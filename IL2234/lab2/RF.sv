==> flow/design.v <==
module RF #(
    parameter N = 8,
    parameter addressBits = 2
) (
    input logic clk,
    input logic rst_n,
    input logic selectDestinationA,
    input logic selectDestinationB,
    input logic [1:0] selectSource,
    input logic [addressBits-1:0] writeAddress,
    input logic write_en,
    input logic [addressBits-1:0] readAddressA,
    input logic [addressBits-1:0] readAddressB,
    input  logic [N-1:0] A,
    input  logic [N-1:0] B,
    input  logic [N-1:0] C,
    output logic [N-1:0] destination1A,
    output logic [N-1:0] destination2A,
    output logic [N-1:0] destination1B,
    output logic [N-1:0] destination2B
);
    logic [N-1:0] write_data;
    always_comb begin
        case (selectSource)
            2'b01:   write_data = A;
            2'b10:   write_data = B;
            2'b11:   write_data = C;
            default: write_data = 0;
        endcase
    end
    reg [N-1:0] GPR[2**addressBits-1:0];
    always @(posedge clk or negedge rst_n) begin
        if (!rst_n) begin
            GPR[0] <= 0;
            GPR[1] <= $signed(1);
            for (int i = 0; i < N; i++) begin
                GPR[i] <= 0;
            end
        end else if (write_en) begin
            GPR[writeAddress] <= write_data;
        end
    end
    assign destination1A = !selectDestinationA ? GPR[readAddressA] : 0;
    assign destination2A = selectDestinationA ? GPR[readAddressA] : 0;
    assign destination1B = !selectDestinationB ? GPR[readAddressB] : 0;
    assign destination2B = selectDestinationB ? GPR[readAddressB] : 0;
endmodule
# Step by step through the tools: RF
# Tool output for the design above, in the order of the flow.
# Line numbers count from 1 in the design file above.
# Operators carry their Yosys type and port widths (W data, S select, Z words).
# Library cell names are shortened.
# The mark - stands for no value.
dict set report inputs {
  design {RF}
  clk_port {clk}
  library {sky130hd}
  lib_corner {tt_025C_1v80}
}

# Word level
# Yosys after proc, flatten, opt, wreduce and memory -nomap, before mapping. Enables and synchronous resets that opt folds into registers are not counted as muxes. Print and check cells are not counted. Equal cells are merged and count once.
dict set report classes {
  equal 12
  n_mux 7
  reduce_logical 7
}
# cell n
set ops {}
lappend ops {{$pmux W8 S4} 2}
lappend ops {{$mux W8} 4}
lappend ops {{$pmux W8 S3} 1}
lappend ops {{$eq A2 B2 Y1 const B} 8}
lappend ops {{$eq A2 B1 Y1 const B} 4}
lappend ops {{$reduce_and A2 Y1} 4}
lappend ops {{$logic_not A2 Y1} 3}
dict set report word_totals {
  reg_bits 32
  in_bits 37
  output_inout_bits 32
  wordCells 30
}

# Logic depth
# Longest topological path by Yosys (ltp), each cell counted once; first at word level (registers and memories cut), then after technology mapping (sequential cells cut; the memories' decode and read muxes count).
dict set report depth {
  ltp_word 3
  abc_area 0
  mapped_depth 5
  mapped_depth_nobuf 3
}

# Netlist
# Yosys stat after the flow's synthesis: flattened, memories mapped to cells. It holds for the ABC_AREA given above (unset counts as 0); a run with the other value may have another netlist.
# Totals and module areas in this step are rounded.
dict set report synth_totals {
  cell_count 181
  synth_area_um2 2000
  ffs 32
}
# cell_type n type_area_um2
set types {}
lappend types {dfrtp_1 32 800.768}
lappend types {mux4_2 16 360.346}
lappend types {a21oi_1 32 160.154}
lappend types {nor2_1 32 120.115}
lappend types {nor2b_1 17 106.352}
lappend types {a22oi_2 8 100.096}
lappend types {and2_1 16 100.096}
lappend types {mux2_2 7 78.826}
lappend types {buf_4 5 37.536}
lappend types {buf_6 3 33.782}
lappend types {buf_2 4 20.019}
lappend types {nor3b_4 1 18.768}
lappend types {and3b_1 2 17.517}
lappend types {mux2_4 1 15.014}
lappend types {clkbuf_2 2 10.01}
lappend types {clkbuf_1 2 7.507}
lappend types {and3_1 1 6.256}

# Path before layout
# Path of least setup slack by OpenSTA after synthesis, without wires, with an ideal clock, recovery checks aside; 20% of the period is set as input and as output delay. Where synthesis merged equal registers, the netlist keeps one of their names.
dict set report synth_timing {
  kind {input to output}
  from {in readAddressA[1]}
  to {out destination2A[0]}
  tclk_ps 1800
  launch_ps 360
  arrival_ps 1180
  required_ps 1440
  setup_slack_ps 260
  delay_ps 820
  path_stages 3
  n_path_buf 1
  synth_period_reached_ps 1540
}
# "delay_ps" is the arrival time less input delay plus setup time.
# At an output port there is no setup time.
# "path_stages" counts driving pins, that of a launching flip-flop among them; a cell with two outputs on the path counts twice.
# "synth_period_reached_ps" is the clock period less the worst setup slack; recovery checks do not enter. This is arithmetic on one report: input and output delays are still those of the set period (20% each).
# The rows between start and end are the longest chain of elaborated cells between them; the timing report does not say that the signal goes this way. Where chains are equally long, one stands for them.
# Each line given opens the expression or statement behind the cell; cells for indexed reads and writes are added by Yosys, which also makes memories of some case tables.
dict set report synth_between {
  cell_sequence {buf_6 mux4_2 and2_1}
  elab_chain_len 3
  cone_cells 6
}
# element line
set synth_rtl {}
lappend synth_rtl {{start: declaration} 12} ;# input logic [addressBits-1:0] readAddressA,
lappend synth_rtl {{$eq A2 B2 Y1} 44} ;# assign destination2A = selectDestinationA ? GPR[readAddressA] : 0;
lappend synth_rtl {{$pmux W8 S4} 44}
lappend synth_rtl {{$mux W8} 44}
lappend synth_rtl {{end: declaration} 18} ;# output logic [N-1:0] destination2A,

# Worst path after layout
# From the final timing report of flow run A: the path of least setup slack in the routed layout; clock arrival at registers is part of the times.
# The report prints the path's times to 10 ps; the period is as set.
dict set report layout_timing {
  kind {register to output}
  from {reg GPR[1][1]}
  to {out destination1A[1]}
  tclk_ps 1280
  launch_ps 280
  arrival_ps 1480
  required_ps 1020
  setup_slack_ps -450
  path_stages 4
  n_path_buf 1
}
# The rows between start and end are the longest chain of elaborated cells between them; the timing report does not say that the signal goes this way. Where chains are equally long, one stands for them.
# A register here has more assigning lines than the two given.
dict set report layout_between {
  cell_sequence {dfrtp_1 mux4_2 nor2b_1 buf_2}
  elab_chain_len 2
  cone_cells 2
}
# element line
set layout_rtl {}
lappend layout_rtl {{start: declaration} 31} ;# reg [N-1:0] GPR[2**addressBits-1:0];
lappend layout_rtl {{start: assignment} 35} ;# GPR[1] <= $signed(1);
lappend layout_rtl {{start: assignment} 40} ;# GPR[writeAddress] <= write_data;
lappend layout_rtl {{$pmux W8 S4} 43} ;# assign destination1A = !selectDestinationA ? GPR[readAddressA] : 0;
lappend layout_rtl {{$mux W8} 43}
lappend layout_rtl {{end: declaration} 17} ;# output logic [N-1:0] destination1A,

# Below are 2 stored runs of the flow (Yosys, OpenROAD; platform sky130hd) on RF, each with its settings and what was measured, unordered. Constraints: input delay and output delay 20% of the set period each, output load 0.01 pF.
# By "worst_path_allowed_less_slack_ps" is meant the share of the clock period that the worst setup path is allowed (20% is reserved at inputs, 20% at outputs), minus its slack. Clock arrival times at its registers enter into it.
# By "design_power_mw" is meant OpenSTA's value without simulated activity: inputs other than the clock are taken to toggle once in ten clock periods, and the tool carries that through the logic.
# "worst_path_allowed_less_slack_ps" is known to 10 ps.
# Results are given in rounded form.
run="flow run A" settings period_ns=1.28 CORE_UTILIZATION=33 SETUP_SLACK_MARGIN=-0.09 PLACE_DENSITY=0.56 CORE_ASPECT_RATIO=0.73 CELL_PAD_IN_SITES_GLOBAL_PLACEMENT=1 MAX_ROUTING_LAYER="met5" CAP_MARGIN=20 CORE_MARGIN=2 SLEW_MARGIN=20
run="flow run A" results synth_area_um2=2000 design_die_area_um2=6700 finish.stdcell_area_um2=3100 fin_util_pct=53 setup_worst_slack_ps=-450 timing.setup.tns_ps=-13000 design_power_mw=3.5 worst_path_allowed_less_slack_ps=1480 worst_setup_path_type="register to output"
run="flow run B" settings period_ns=1.57 CORE_UTILIZATION=42 SETUP_SLACK_MARGIN=0.21 PLACE_DENSITY=0.59 HOLD_SLACK_MARGIN=-0.07 CORE_ASPECT_RATIO=1.07 CELL_PAD_IN_SITES_GLOBAL_PLACEMENT=0 TNS_END_PERCENT=85 GPL_TIMING_DRIVEN=0 CTS_CLUSTER_SIZE=18 CTS_CLUSTER_DIAMETER=368 CAP_MARGIN=20 CORE_MARGIN=2 SLEW_MARGIN=20
run="flow run B" results synth_area_um2=2000 design_die_area_um2=5300 finish.stdcell_area_um2=2900 fin_util_pct=65 setup_worst_slack_ps=-190 timing.setup.tns_ps=-5400 design_power_mw=2.8 worst_path_allowed_less_slack_ps=1450 worst_setup_path_type="register to output"
